==> flow/design.v <==
module RegisterFile(
  input[1:0] RS,
  input[1:0] RT,
  input[1:0] RD,
  input[15:0] WriteData,
  output[15:0] ReadRS,
  output[15:0] ReadRT,
input RegWrite,
input Clock);
  reg[15:0] Registers[3:0];
always @ (posedge Clock)
begin
if(RegWrite) Registers[RD] <= WriteData;
end
assign ReadRS = Registers[RS];
assign ReadRT = Registers[RT];
endmodule
# == Step by step through the tools: RegisterFile ==
# Tool output for the design above, in the order of the flow.
# Lines are those of the file above, counted from 1.
# Operators: Yosys type, input widths -> output width; for muxes data width and select width s.
# Cell names lack the library's common part.
# A cell with -- has no value.
# inputs
design,RegisterFile
clk_port,Clock
cell_library,sky130hd
lib_corner,tt_025C_1v80

# == After elaboration ==
# Yosys after proc, flatten, opt, wreduce and memory -nomap, before mapping. Enables and synchronous resets that opt folds into registers are not counted as muxes. Memory bits, and registers merged into a memory's read port (data or address), are not among the register bits. Print and check cells are not counted. Equal cells are merged and count once.
# Yosys's memory passes give these memory sizes; they may raise the number of words (mostly to a power of two), join words into wider ones and drop unused or constant bits.
# op_classes
muxes,3
# op_table
op,n
$mux 16,1
$mux 2,1
$mux 1,1
# word_totals
memories,1
word_cells,4
input_bits,24
reg_bits,0
ram_bits,64
# memory_table
name,size,word_bits,read_ports,write_ports,line_no,rtl
Registers,4,16,2,1,10,reg[15:0] Registers[3:0];

# == Logic depth ==
# Depth = most cells in a row (Yosys ltp): at word level without a register or memory, in the mapped netlist without a sequential cell, where the memories' decode and read muxes count.
# depth
ltp_word,1
abc_area,0
ltp_mapped,3

# == Netlist ==
# Yosys stat after the flow's synthesis: flattened, memories mapped to cells. It holds for the ABC_AREA given above (unset counts as 0); a run with the other value may have another netlist.
# types
type,n,area_total_um2
edfxtp_1,64,1.92E+03
mux4_2,20,450.432
mux4_1,12,315.302
buf_12,2,40.038
buf_6,2,22.522
buf_2,4,20.019
and3b_1,2,17.517
nor3b_1,1,7.507
and3_1,1,6.256
# synth_totals
seqArea_um2,1921.8
area_um2,2801.4
cells,108
ff_cells,64

# == Timing after synthesis ==
# Path of least setup slack by OpenSTA after synthesis, without wires, with an ideal clock, recovery checks aside; 20% of the period is set as input and as output delay. Where synthesis merged equal registers, the netlist keeps one of their names.
# synth_timing
kind,input port to flip-flop
startpoint,in RD[0]
endpoint,mem Registers[0][0]
t_arrival_ns,2.097
t_first_pin_ns,0.844
period_ns,4.22
driving_pins,1
slack_ns,1.710
t_required_ns,3.807
setup_ns,0.413
path_delay_ns,1.666
synth_period_reached_ns,2.51
# "path_delay_ns" is the arrival time less input delay plus setup time.
# "driving_pins" counts driving pins, that of a launching flip-flop among them; a cell with two outputs on the path counts twice.
# "synth_period_reached_ns" is the clock period less the worst setup slack; recovery checks do not enter. This is arithmetic on one report: input and output delays are still those of the set period (20% each).
# Between the ends stands the longest chain of elaborated cells between them, by number of cells; it is not shown to be the way that was timed. Of several equally long chains one is given.
# A line is the first line of the expression or statement that the cell stems from. Yosys adds cells for indexed reads and writes and turns some case tables into memories.
# synth_between
cell_sequence,nor3b_1
elab_chain_len,1
cone_cells,1
classes_between,1 x mux
# synth_lines
element,line_no,rtl
start: declaration,4,"input[1:0] RD,"
$mux 2,13,if(RegWrite) Registers[RD] <= WriteData;
end: declaration,10,reg[15:0] Registers[3:0];

# == Worst path after layout ==
# Path of least setup slack in the final report of stored run 1 (OpenROAD, finished layout, wires in). Where an end is a register, its clock arrival counts in the times.
# layout_timing
kind,input port to output port
startpoint,in RT[1]
endpoint,out ReadRT[10]
driving_pins,6
t_first_pin_ns,0.45
t_arrival_ns,1.75
t_required_ns,1.79
slack_ns,0.04
period_ns,2.24
# Between the ends stands the longest chain of elaborated cells between them, by number of cells; it is not shown to be the way that was timed. Of several equally long chains one is given.
# The chain passes a memory read, where the word-level depth is cut; so it can be longer than that depth.
# layout_between
cell_sequence,dlygate4sd2_1 > buf_12 > buf_4 > buf_4 > mux4_2 > dlygate4sd2_1
elab_chain_len,1
cone_cells,1
classes_between,1 x memory
# layout_lines
element,line_no,rtl
start: declaration,3,"input[1:0] RT,"
$mem_v2 4x16,10,reg[15:0] Registers[3:0];
end: declaration,7,"output[15:0] ReadRT,"

==> results <==
Record of 2 stored runs of the RTL-to-layout flow on RegisterFile, platform sky130hd. The runs are unordered. Constraints: input delay and output delay 20% of the set period each, output load 0.01 pF.
By "achievedPeriod_ns" is meant the clock period of the run minus its worst setup slack. This is arithmetic on one report: input and output delays are still those of the set period (20% each).
"worst_path_ns": the worst setup path's part of the clock period (all of it between registers, 20% less for each end at a port) less its slack. A launch clock that arrives late makes it longer, a capture clock that arrives late makes it shorter.
"power.total_mw": no workload was simulated; the value follows from the tool's default switching activity.

Stored run 1, flow files:
==> flow/run.sh <==
#!/bin/bash
# the make line also repeats the synthesis and layout settings of config.mk as NAME=value (left out here)
make -C /OpenROAD-flow-scripts/flow DESIGN_CONFIG=/design/flow/config.mk WORK_HOME=/design/flow/orfs CLKGATE_MAP_FILE= finish
==> flow/config.mk <==
export PLATFORM = sky130hd
export DESIGN_NAME = RegisterFile
export DESIGN_NICKNAME = RegisterFile
export VERILOG_FILES = /design/flow/design.v
export SDC_FILE = /design/flow/constraint.sdc
export NUM_CORES = 4
export LEC_CHECK = 0
export CAP_MARGIN = 20
export CORE_MARGIN = 2
export CORE_UTILIZATION = 39
export SLEW_MARGIN = 20
==> flow/constraint.sdc <==
create_clock -name core_clock -period 2.24 [get_ports {Clock}]
set_input_delay 0.4480 -clock core_clock [delete_from_list [all_inputs] [get_ports {Clock}]]
set_output_delay 0.4480 -clock core_clock [all_outputs]
set_load 0.01 [all_outputs]

==> results of stored run 1, as CSV <==
result,value
worst_hold_slack_ns,0.751
synthArea_um2,2801.4
fin_tns_ns,0.000
layout_stdcell_area_um2,3784.9
worst_path_ns,1.30
worst_path_kind,"input port to output port"
fin_ws_ns,0.044
power.total_mw,2.758
achievedPeriod_ns,2.196
layout_utilization_frac,0.551
dieArea_um2,7877.4

Stored run 2, flow files:
==> flow/run.sh <==
#!/bin/bash
# the make line also repeats the synthesis and layout settings of config.mk as NAME=value (left out here)
make -C /OpenROAD-flow-scripts/flow DESIGN_CONFIG=/design/flow/config.mk WORK_HOME=/design/flow/orfs CLKGATE_MAP_FILE= finish
==> flow/config.mk <==
export PLATFORM = sky130hd
export DESIGN_NAME = RegisterFile
export DESIGN_NICKNAME = RegisterFile
export VERILOG_FILES = /design/flow/design.v
export SDC_FILE = /design/flow/constraint.sdc
export NUM_CORES = 4
export LEC_CHECK = 0
export CAP_MARGIN = 20
export CORE_MARGIN = 2
export CORE_UTILIZATION = 52
export GPL_ROUTABILITY_DRIVEN = 0
export SETUP_SLACK_MARGIN = -0.2
export SLEW_MARGIN = 0
export TNS_END_PERCENT = 100
==> flow/constraint.sdc <==
create_clock -name core_clock -period 3.46 [get_ports {Clock}]
set_input_delay 0.6920 -clock core_clock [delete_from_list [all_inputs] [get_ports {Clock}]]
set_output_delay 0.6920 -clock core_clock [all_outputs]
set_load 0.01 [all_outputs]

==> results of stored run 2, as CSV <==
result,value
achievedPeriod_ns,3.164
layout_utilization_frac,0.701
fin_tns_ns,0.000
dieArea_um2,5990.8
worst_path_ns,1.78
worst_path_kind,"input port to output port"
synthArea_um2,2801.4
power.total_mw,1.720
worst_hold_slack_ns,0.996
layout_stdcell_area_um2,3600.9
fin_ws_ns,0.296
